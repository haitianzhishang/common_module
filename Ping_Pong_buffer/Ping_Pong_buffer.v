==> flow/design.v <==
module Ping_Pong_buffer  #(
  parameter VALID_NUM = 2'b11 
)
(
  Clk,
  Rst,
  Wr_valid,
  Wr_ready,
  Wr_data,
  Rd_valid,
  Rd_ready,
  Rd_data
  );
input                   Clk;
input                   Rst;
output                  Wr_ready;
input                   Wr_valid;
input  [31:0]           Wr_data;
output                  Rd_valid;
input                   Rd_ready;
output [9 :0]           Rd_data;
reg  [ 1:0]             Wr_valid_num;
reg  [ 9:0]             Wr_valid_data[2:0];   
reg  [ 1:0]             Buffer_pt_wr;
reg  [ 1:0]             Buffer_pt_rd;
reg  [ 1:0]             Wr_pt;
reg  [ 1:0]             Rd_pt;
reg  [ 9:0]             Buffer_1[2:0];
reg  [ 9:0]             Buffer_2[2:0];
always @(Wr_data, Wr_valid) 
begin
  if(Wr_valid)
  begin
    Wr_valid_num = Wr_data[1:0];
    case(Wr_valid_num)
    2'b00 :
          begin
            Wr_valid_data[0] = 10'b0;
            Wr_valid_data[1] = 10'b0;
            Wr_valid_data[2] = 10'b0;
          end
    2'b01 :
         begin
           Wr_valid_data[0] = Wr_data[11: 2];
           Wr_valid_data[1] = 10'b0;
           Wr_valid_data[2] = 10'b0;
         end
    2'b10 :
         begin
           Wr_valid_data[0] = Wr_data[11: 2];
           Wr_valid_data[1] = Wr_data[21:12];
           Wr_valid_data[2] = 10'b0;
         end
    2'b11 :
         begin
           Wr_valid_data[0] = Wr_data[11: 2];
           Wr_valid_data[1] = Wr_data[21:12];
           Wr_valid_data[2] = Wr_data[31:22];
         end
    endcase               
  end
  else 
  begin
    Wr_valid_num      = 2'b0;
    Wr_valid_data[0]  = 10'b0;
    Wr_valid_data[1]  = 10'b0;
    Wr_valid_data[2]  = 10'b0;
  end
end
assign Wr_ready = (Buffer_pt_wr[1] == Buffer_pt_rd[1]);
assign Rd_valid = ((Buffer_pt_wr[1] == Buffer_pt_rd[1]) & (Buffer_pt_wr[0] & ~Buffer_pt_rd[0])) || (Buffer_pt_wr[1] != Buffer_pt_rd[1]);
assign Rd_data  =  Buffer_pt_rd[0] ? Buffer_2[Rd_pt] : Buffer_1[Rd_pt];
always @(posedge Clk or posedge Rst) 
begin
  if (Rst)
  begin
    for(integer i=0; i<3; i=i+1)
    begin
      Buffer_1[i] <= 10'b0;
      Buffer_2[i] <= 10'b0;
    end
    Buffer_pt_wr    <= 2'b0;
    Buffer_pt_rd    <= 2'b0;
    Wr_pt           <= 2'b0;
    Rd_pt           <= 2'b0;
  end
  else
  begin
    if(Wr_valid && Wr_ready && Wr_valid_num)
    begin
      Buffer_pt_wr                            <= Buffer_pt_wr + 1'b1;
      Wr_pt                                   <= Wr_valid_num;
      if(~Buffer_pt_wr[0])
      begin
        Buffer_1[0]     <= Wr_valid_data[0];
        Buffer_1[1]     <= Wr_valid_data[1];
        Buffer_1[2]     <= Wr_valid_data[2];
      end
      else 
      begin
        Buffer_2[0]     <= Wr_valid_data[0];
        Buffer_2[1]     <= Wr_valid_data[1];
        Buffer_2[2]     <= Wr_valid_data[2];
      end
    end
    else 
    begin
    end
    if(Rd_valid && Rd_ready)
    begin
      Rd_pt             <= Rd_pt + 1'b1;
      if((Rd_pt + 1) == VALID_NUM)
      begin
        Rd_pt           <= 2'b0;
        Buffer_pt_rd    <= Buffer_pt_rd + 1'b1;
      end
    end
  end
end
endmodule
# Reports on Ping_Pong_buffer
# Tool output for the design above, in the order of the flow.
# Line numbers count from 1 in the design file above.
# Operators carry their Yosys type and port widths (W data, S select, Z words).
# Library cell names are shortened.
# The mark -- stands for no value.
[inputs]
design = "Ping_Pong_buffer"
clock = "Clk"
lib = "sky130hd"
corner = "tt_025C_1v80"

# Word-level counts
# Source: Yosys, flattened and elaborated. Widths are those after wreduce. Registers that Yosys merges into a memory's read port (data or address) are not register bits. Print and check cells do not count.
[bits]
reg_bits = 66
latchBits = 0
ramBits = 0
rom_bits = 0
clocked_rd_ports_x_width = 0
mem_count = 0
inputBits = 36
output_inout_bits = 12
word_cells = 49
[classes]
n_addsub = 4
n_mul = 0
div = 0
n_cmp = 0
n_eq = 8
shift = 0
n_mux = 11
logic = 4
reduce_logical = 13
[op_table]
columns = ["cell", "count"]
rows = [
  ["$pmux W10 S3", 2],
  ["$pmux W10 S2", 3],
  ["$mux W10", 4],
  ["$add A2 B1 Y2 const B", 3],
  ["$eq A2 B2 Y1 const B", 3],
  ["$reduce_and A2 Y1", 3],
  ["$reduce_or A3 Y1", 2],
  ["$eq A2 B1 Y1 const B", 2],
  ["$logic_not A2 Y1", 2],
  ["$reduce_or A2 Y1", 2],
  ["$mux W2", 2],
  ["$add A2 B1 Y3 const B", 1],
  ["$eq A3 B2 Y1 const B", 1],
  ["$and A1 B1 Y1", 2],
  ["$logic_and A1 B1 Y1", 2],
  ["$logic_and A1 B2 Y1", 1],
  ["$not A1 Y1", 2],
  ["$eq A1 B1 Y1", 1],
  ["$ne A1 B1 Y1", 1],
  ["$logic_or A1 B1 Y1", 1],
]

# Depth
# Yosys ltp: most cells in a row. Word level: on the elaborated netlist, between registers, memories and ports. Mapped: between sequential cells and ports; inverters and the memories' decode and read muxes count.
[depth]
word_depth = 6
ABC_AREA = 0
ltp_mapped = 7
ltp_nobuf = 5

# After synthesis
# Yosys stat after the flow's synthesis: flattened, memories mapped to cells. It holds for the ABC_AREA given above (unset counts as 0); a run with the other value may have another netlist.
[synth_totals]
cell_count = 247
mapped_area_um2 = 3388.2
seqArea_um2 = 1651.6
ffs = 66
buffers = 21
[by_type]
columns = ["cell", "count", "area_total_um2"]
rows = [
  ["dfrtp_1", 66, 1.65E+03],
  ["mux2_4", 58, 870.835],
  ["a221oi_1", 19, 166.41],
  ["and3_1", 20, 125.12],
  ["o32ai_1", 9, 78.826],
  ["buf_6", 6, 67.565],
  ["o21ai_0", 13, 65.062],
  ["mux2_2", 5, 56.304],
  ["ha_1", 4, 50.048],
  ["clkbuf_1", 12, 45.043],
  ["nor2_1", 10, 37.536],
  ["nor3_4", 2, 32.531],
  ["inv_1", 6, 22.522],
  ["xor2_2", 1, 16.266],
  ["and2_1", 2, 12.512],
  ["buf_2", 2, 10.01],
  ["mux2i_1", 1, 10.01],
  ["a2111oi_0", 1, 8.758],
]
# Not listed: further types 9, cells in them 10.

# Path before layout
# OpenSTA on the mapped netlist: ideal clock, no wires. The path of least setup slack (recovery checks aside). Input and output delay are each 20% of the period. Register names are those of the netlist, which keeps one name where synthesis merged equal registers.
[synth_timing]
path_kind = "register to output"
from = "register Rd_pt[0]"
to = "output port Rd_data[9]"
period_ns = 1.97
out_delay_ns = 0.394
launch_ns = 0.000
t_arrival_ns = 1.689
t_required_ns = 1.576
slack_ns = -0.113
delay_ns = 1.689
stages = 8
n_path_buf = 2
period_less_setup_slack_ns = 2.083
# "delay_ns" = arrival - input delay + setup time.
# At an output port there is no setup time.
# "stages" counts driving pins, that of a launching flip-flop among them; a cell with two outputs on the path counts twice.
# "period_less_setup_slack_ns" is the clock period less the worst setup slack; recovery checks do not enter. This is arithmetic on one report: input and output delays are still those of the set period (20% each).
# The rows between start and end are the longest chain of elaborated cells between them; the timing report does not say that the signal goes this way. Where chains are equally long, one stands for them.
# Each line given opens the expression or statement behind the cell; cells for indexed reads and writes are added by Yosys, which also makes memories of some case tables.
# A register here has more assigning lines than the two given.
[synth_between]
path_cell_list = "dfrtp_1 -> inv_1 -> ha_1 -> buf_2 -> inv_1 -> clkbuf_1 -> a221oi_1 -> o32ai_1"
elab_chain_cells = 3
cone_cells = 6
cone_lines = 1
classes_between = "eq/ne (2); mux (3); reduce/logical (1)"
[synth_rtl]
columns = ["item", "line", "source"]
rows = [
  ["start, declared", 27, "reg  [ 1:0]             Rd_pt;"],
  ["start, assigned", 85, "Rd_pt           <= 2'b0;"],
  ["start, assigned", 111, "Rd_pt             <= Rd_pt + 1'b1;"],
  ["$eq A2 B2 Y1", 72, "assign Rd_data  =  Buffer_pt_rd[0] ? Buffer_2[Rd_pt] : Buffer_1[Rd_pt];"],
  ["$pmux W10 S3", 72, ""],
  ["$mux W10", 72, ""],
  ["end, declared", 21, "output [9 :0]           Rd_data;"],
]

# Timing after layout
# From the final timing report of stored run 1: the path of least setup slack in the routed layout; clock arrival at registers is part of the times.
[layout_timing]
path_kind = "register to output"
from = "register Rd_pt[0]"
to = "output port Rd_data[8]"
period_ns = 2.88
out_delay_ns = 0.58
launch_ns = 0.33
t_arrival_ns = 1.89
t_required_ns = 2.30
slack_ns = 0.41
stages = 9
n_path_buf = 3
# The rows between start and end are the longest chain of elaborated cells between them; the timing report does not say that the signal goes this way. Where chains are equally long, one stands for them.
# A register here has more assigning lines than the two given.
[layout_between]
path_cell_list = "dfrtp_1 -> inv_2 -> ha_4 -> inv_8 -> buf_16 -> buf_6 -> a2111oi_4 -> a211oi_2 -> buf_2"
elab_chain_cells = 3
cone_cells = 6
cone_lines = 1
classes_between = "eq/ne (2); mux (3); reduce/logical (1)"
[layout_rtl]
columns = ["item", "line", "source"]
rows = [
  ["start, declared", 27, "reg  [ 1:0]             Rd_pt;"],
  ["start, assigned", 85, "Rd_pt           <= 2'b0;"],
  ["start, assigned", 111, "Rd_pt             <= Rd_pt + 1'b1;"],
  ["$eq A2 B2 Y1", 72, "assign Rd_data  =  Buffer_pt_rd[0] ? Buffer_2[Rd_pt] : Buffer_1[Rd_pt];"],
  ["$pmux W10 S3", 72, ""],
  ["$mux W10", 72, ""],
  ["end, declared", 21, "output [9 :0]           Rd_data;"],
]

# Flow runs of Ping_Pong_buffer

Below are 2 stored runs of the flow (Yosys, OpenROAD; platform sky130hd) on Ping_Pong_buffer, each with its settings and what was measured, unordered. Constraints: input delay and output delay 20% of the set period each, output load 0.01 pF.

# stored run 1
==> flow/run.sh <==
#!/bin/bash
# the make line also repeats the synthesis and layout settings of config.mk as NAME=value (left out here)
make -C /OpenROAD-flow-scripts/flow DESIGN_CONFIG=/design/flow/config.mk WORK_HOME=/design/flow/orfs CLKGATE_MAP_FILE= finish
==> flow/config.mk <==
export PLATFORM = sky130hd
export DESIGN_NAME = Ping_Pong_buffer
export DESIGN_NICKNAME = Ping_Pong_buffer
export VERILOG_FILES = /design/flow/design.v
export SDC_FILE = /design/flow/constraint.sdc
export NUM_CORES = 4
export LEC_CHECK = 0
export ABC_AREA = 0
export CAP_MARGIN = 20
export CELL_PAD_IN_SITES_DETAIL_PLACEMENT = 0
export CORE_ASPECT_RATIO = 1.91
export CORE_MARGIN = 2
export CORE_UTILIZATION = 21
export CTS_CLUSTER_DIAMETER = 85
export GPL_ROUTABILITY_DRIVEN = 1
export HOLD_SLACK_MARGIN = 0.13
export PLACE_DENSITY_LB_ADDON = 0.08
export SETUP_SLACK_MARGIN = 0.65
export SLEW_MARGIN = 20
export TNS_END_PERCENT = 95
==> flow/constraint.sdc <==
create_clock -name core_clock -period 2.88 [get_ports {Clk}]
set_input_delay 0.5760 -clock core_clock [delete_from_list [all_inputs] [get_ports {Clk}]]
set_output_delay 0.5760 -clock core_clock [all_outputs]
set_load 0.01 [all_outputs]

==> stored run 1: results <==
die_um2=17220.2
post_route_stdcell_area_um2=5066.1
layout_utilization_pct=31.8
final_setup_tns_ns=0.000
fin_ws_ns=0.411
ws_hold_ns=0.507
post_synth_area_um2=3388.2

# stored run 2
==> flow/run.sh <==
#!/bin/bash
# the make line also repeats the synthesis and layout settings of config.mk as NAME=value (left out here)
make -C /OpenROAD-flow-scripts/flow DESIGN_CONFIG=/design/flow/config.mk WORK_HOME=/design/flow/orfs CLKGATE_MAP_FILE= finish
==> flow/config.mk <==
export PLATFORM = sky130hd
export DESIGN_NAME = Ping_Pong_buffer
export DESIGN_NICKNAME = Ping_Pong_buffer
export VERILOG_FILES = /design/flow/design.v
export SDC_FILE = /design/flow/constraint.sdc
export NUM_CORES = 4
export LEC_CHECK = 0
export CAP_MARGIN = 30
export CORE_ASPECT_RATIO = 0.8
export CORE_MARGIN = 2
export CORE_UTILIZATION = 39
export MAX_ROUTING_LAYER = met5
export PLACE_DENSITY_LB_ADDON = 0.13
export SETUP_SLACK_MARGIN = -0.07
export SLEW_MARGIN = 20
==> flow/constraint.sdc <==
create_clock -name core_clock -period 3.37 [get_ports {Clk}]
set_input_delay 0.6740 -clock core_clock [delete_from_list [all_inputs] [get_ports {Clk}]]
set_output_delay 0.6740 -clock core_clock [all_outputs]
set_load 0.01 [all_outputs]

==> stored run 2: results <==
layout_utilization_pct=49.8
post_synth_area_um2=3388.2
post_route_stdcell_area_um2=4207.8
final_setup_tns_ns=0.000
fin_ws_ns=0.108
die_um2=9454.3
ws_hold_ns=0.511
